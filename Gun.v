==> flow/design.v <==
`timescale 1ns / 1ps
module Gun(
	input clk,
	input reset,
	input[9:0]hcount,
	input[9:0]vcount,
	input izq,
	input der,
	input [2:0] bullet_counter,
	output reg [5:0]data,
	output reg draw,
	output reg [9:0] pos_x
    );
	reg [9:0] offset;
	reg [15:0]contador;
	always @(posedge clk)
	begin		
		draw = 0;
		if(vcount>434 && vcount <=465) begin
			if(hcount >= (offset + 26) && hcount <=(offset + 36))begin
				data = 0;
				draw=1;
				pos_x = offset + 26;
			end
		end
		if(vcount>465 && vcount <480)
		begin
			if(hcount >=(offset) && hcount <=(offset+62))
			begin
				draw=1;
				data = 0;
			end
		end
		if(vcount>470 && vcount <475)
		begin
			if(bullet_counter>0)begin
				if(hcount>=(offset +14) && hcount <=(offset+19))begin
					data = 6'b010100;
					draw=1;
				end
			end
			if(bullet_counter>1)begin
				if(hcount>=(offset +24) && hcount <=(offset+29))begin
					data = 6'b010100;
					draw=1;
				end
			end
			if(bullet_counter>2)begin
				if(hcount>=(offset +34) && hcount <=(offset+39))begin
					data = 6'b010100;
					draw=1;
				end
			end
			if(bullet_counter>3)begin
				if(hcount>=(offset +44) && hcount <=(offset+49))begin
					data = 6'b010100;
					draw=1;
				end
			end
		end
		contador = contador +1;
		if(contador >=50000) begin
			contador = 0;
			if(izq) begin
				if(offset >0) begin
					offset = offset - 1;
				end
			end else if(der) begin
				if(offset < 578) begin
					offset = offset + 1;
				end
			end
		end
		if(reset)begin
			offset =0;
		end
	end
endmodule
Step by step through the tools: Gun --
Tool output for the design above, in the order of the flow. Lines are those of the file above, counted from 1. Operators carry their Yosys type and port widths (W data, S select, Z words). Cell names lack the library's common part. A cell with - has no value.
Inputs: top module Gun, clock clk, library sky130hd, library corner tt_025C_1v80

Word-level counts --
Counts by Yosys on the flattened word-level netlist (proc, flatten, opt, wreduce; memories kept). Register bits leave out memories and registers merged into their read ports (data or address). Print and check cells are left out. Cells with the same type and inputs are merged into one.
Bit counts: bits in registers 43, input bits 27, output and inout port bits 17, elaborated cells 88
Cells by class: add/subtract/negate cells 14, order comparisons 25, eq/ne operators 1, muxes and demuxes 30, reductions and logical operators 13
Operators by type and width (count):
- $mux W6 | 13
- $le A10 B11 Y1 | 6
- $add A10 B6 Y11 const B | 6
- $ge A10 B11 Y1 | 4
- $add A10 B5 Y11 const B | 4
- $mux W10 | 4
- $ge A10 B32 Y1 | 1
- $gt A10 B9 Y1 const B | 3
- $lt A10 B9 Y1 const B | 2
- $add A16 B1 Y16 const B | 1
- $ge A16 B16 Y1 const B | 1
- $mux W1 | 13
- $add A10 B4 Y11 const B | 1
- $add A10 B1 Y10 const B | 1
- $sub A10 B1 Y10 const B | 1
- $gt A10 B1 Y1 const B | 1
- $ge A10 B10 Y1 | 1
- $lt A10 B10 Y1 const B | 1
- $le A10 B9 Y1 const B | 1
- $logic_and A1 B1 Y1 | 9
- $gt A3 B1 Y1 const B | 2
- $gt A3 B2 Y1 const B | 2
- $reduce_bool A2 Y1 | 2
- $reduce_and A4 Y1 | 1
- $ne A2 B1 Y1 const B | 1
- $reduce_and A2 Y1 | 1

Depth --
Longest topological path by Yosys (ltp), each cell counted once; first at word level (registers and memories cut), then after technology mapping (sequential cells cut; the memories' decode and read muxes count).
Logic depth: depth after elaboration 16, ABC_AREA 0, gate-level depth with buffers 17

Synthesis result --
Source: synth_stat.txt of the flow (Yosys; design flattened, memories mapped). It holds for the ABC_AREA given above (unset counts as 0); a run with the other value may have another netlist.
Cell types:
- ha_1 | count 126, area in all 1.58E+03 um2
- xnor2_1 | count 84, area in all 735.706 um2
- dfxtp_1 | count 33, area in all 660.634 um2
- edfxtp_1 | count 10, area in all 300.288 um2
- a21oi_1 | count 55, area in all 275.264 um2
- nor2_1 | count 66, area in all 247.738 um2
- nand2_1 | count 42, area in all 157.651 um2
- o21ai_0 | count 31, area in all 155.149 um2
- inv_1 | count 34, area in all 127.622 um2
- a21o_1 | count 16, area in all 120.115 um2
- mux2i_1 | count 9, area in all 90.086 um2
- nand4_1 | count 14, area in all 87.584 um2
- xor2_1 | count 10, area in all 87.584 um2
- nand3_1 | count 17, area in all 85.082 um2
- nor2b_1 | count 13, area in all 81.328 um2
- o211ai_1 | count 8, area in all 60.058 um2
- nand2b_1 | count 9, area in all 56.304 um2
- buf_2 | count 11, area in all 55.053 um2
Not listed: further types 54, cells in them 122.
Synthesis totals: mapped cells 710, mapped area 5878.1 um2, area of sequential cells 960.9 um2, mapped flip-flops 43, buffer cells 22

Path before layout --
Path of least setup slack by OpenSTA after synthesis, without wires, with an ideal clock, recovery checks aside; 20% of the period is set as input and as output delay. Where synthesis merged equal registers, the netlist keeps one of their names.
Timing path post-synthesis: path kind flip-flop to flip-flop, start point register offset[3], end point register data[0], period 7.1 ns, library setup time 0.116 ns, time at the first pin 0.000 ns, arrival 3.433 ns, slack 3.552 ns, path delay 3.549 ns, stages on the path 16, period reached after synthesis 3.548 ns
"path delay" is the arrival time less input delay plus setup time. "stages on the path": output pins that drive a net of the path, with the launching flip-flop's if there is one; two outputs of one cell count as two. "period reached after synthesis" = period - worst setup slack (recovery checks aside). The figure is calculated, with input and output delays left at 20% of the set period. The rows between start and end are the longest chain of elaborated cells between them; the timing report does not say that the signal goes this way. Where chains are equally long, one stands for them. Each line given opens the expression or statement behind the cell; cells for indexed reads and writes are added by Yosys, which also makes memories of some case tables. At most two assigning lines are given for a register; there are more.
On the way, post-synthesis: path through dfxtp_1 clkbuf_1 inv_1 ha_1 a21boi_1 nor2_1 nand2_1 xnor2_1 ha_1 nand4_1 a21oi_1 o2111ai_1 a2111oi_0 a31oi_1 a31oi_1 and3b_1, length of the longest elaborated chain 16
Ends and longest elaborated chain, post-synthesis:
- start, declared | line 14 | reg [9:0] offset;
- start, assigned | line 66 | offset = offset - 1;
- start, assigned | line 70 | offset = offset + 1;
- $add A10 B5 Y11 | line 20 | if(hcount >= (offset + 26) && hcount <=(offset + 36))begin
- $ge A10 B32 Y1 | line 20
- $logic_and A1 B1 Y1 | line 20
- $mux W6 | line 20
- $mux W6 | line 19 | if(vcount>434 && vcount <=465) begin
- $mux W6 | line 28 | if(hcount >=(offset) && hcount <=(offset+62))
- $mux W6 | line 26 | if(vcount>465 && vcount <480)
- [... 2 more ...]
- $mux W6 | line 43 | if(hcount>=(offset +24) && hcount <=(offset+29))begin
- $mux W6 | line 42 | if(bullet_counter>1)begin
- $mux W6 | line 49 | if(hcount>=(offset +34) && hcount <=(offset+39))begin
- $mux W6 | line 48 | if(bullet_counter>2)begin
- $mux W6 | line 55 | if(hcount>=(offset +44) && hcount <=(offset+49))begin
- $mux W6 | line 54 | if(bullet_counter>3)begin
- $mux W6 | line 34 | if(vcount>470 && vcount <475)
- end, assigned | line 31 | data = 0;
- end, assigned | line 38 | data = 6'b010100;
- end, declared | line 10 | output reg [5:0]data,

Timing after layout --
From the final timing report of flow run A: the path of least setup slack in the routed layout; clock arrival at registers is part of the times.
Timing path after layout: path kind flip-flop to flip-flop, start point register offset[2], end point register data[5], period 4.04 ns, library setup time 0.10 ns, time at the first pin 0.28 ns, arrival 3.95 ns, slack 0.27 ns, stages on the path 18
The rows between start and end are the longest chain of elaborated cells between them; the timing report does not say that the signal goes this way. Where chains are equally long, one stands for them. At most two assigning lines are given for a register; there are more.
On the way, after layout: path through dfxtp_1 buf_4 inv_1 ha_1 a21oi_2 o21a_1 nor2_1 xnor2_1 ha_1 nand4_1 nor2_1 nand4_1 mux2i_1 a221oi_1 or3_1 a31oi_1 buf_4 and3b_1, length of the longest elaborated chain 16
Ends and longest elaborated chain, after layout:
- start, declared | line 14 | reg [9:0] offset;
- start, assigned | line 66 | offset = offset - 1;
- start, assigned | line 70 | offset = offset + 1;
- $add A10 B5 Y11 | line 20 | if(hcount >= (offset + 26) && hcount <=(offset + 36))begin
- $ge A10 B32 Y1 | line 20
- $logic_and A1 B1 Y1 | line 20
- $mux W6 | line 20
- $mux W6 | line 19 | if(vcount>434 && vcount <=465) begin
- $mux W6 | line 28 | if(hcount >=(offset) && hcount <=(offset+62))
- $mux W6 | line 26 | if(vcount>465 && vcount <480)
- [... 2 more ...]
- $mux W6 | line 43 | if(hcount>=(offset +24) && hcount <=(offset+29))begin
- $mux W6 | line 42 | if(bullet_counter>1)begin
- $mux W6 | line 49 | if(hcount>=(offset +34) && hcount <=(offset+39))begin
- $mux W6 | line 48 | if(bullet_counter>2)begin
- $mux W6 | line 55 | if(hcount>=(offset +44) && hcount <=(offset+49))begin
- $mux W6 | line 54 | if(bullet_counter>3)begin
- $mux W6 | line 34 | if(vcount>470 && vcount <475)
- end, assigned | line 31 | data = 0;
- end, assigned | line 38 | data = 6'b010100;
- end, declared | line 10 | output reg [5:0]data,

Hand-over note for Gun

Stored flow runs of Gun (2 of them; Yosys, OpenROAD, sky130hd). They differ in their settings and are not a sequence. Constraints: input delay and output delay 20% of the set period each, output load 0.01 pF.
"clock period reached" = clock period - worst setup slack. The figure is calculated, with input and output delays left at 20% of the set period.
"power" is the tool's figure for a default switching activity; nothing was simulated.

* Flow run A | settings: period_ns 4.04; CAP_MARGIN 20; CORE_MARGIN 2; CORE_UTILIZATION 40; SLEW_MARGIN 20 | results: smallest setup slack 0.270 ns; power 1.126 mW; standard-cell area after layout 6936.6 um2; utilization of the finished layout 48.1 %; full die area 15681.3 um2; clock period reached 3.770 ns; synthesis area 5878.1 um2
* Flow run B | settings: period_ns 3.67; CORE_UTILIZATION 22; PLACE_DENSITY_LB_ADDON 0.13; CELL_PAD_IN_SITES_DETAIL_PLACEMENT 0; TNS_END_PERCENT 20; CAP_MARGIN 40; SLEW_MARGIN 10; CORE_MARGIN 2 | results: power 1.200 mW; standard-cell area after layout 7502.2 um2; clock period reached 3.459 ns; utilization of the finished layout 28.7 %; synthesis area 5878.1 um2; full die area 28042.9 um2; smallest setup slack 0.211 ns

End of note.
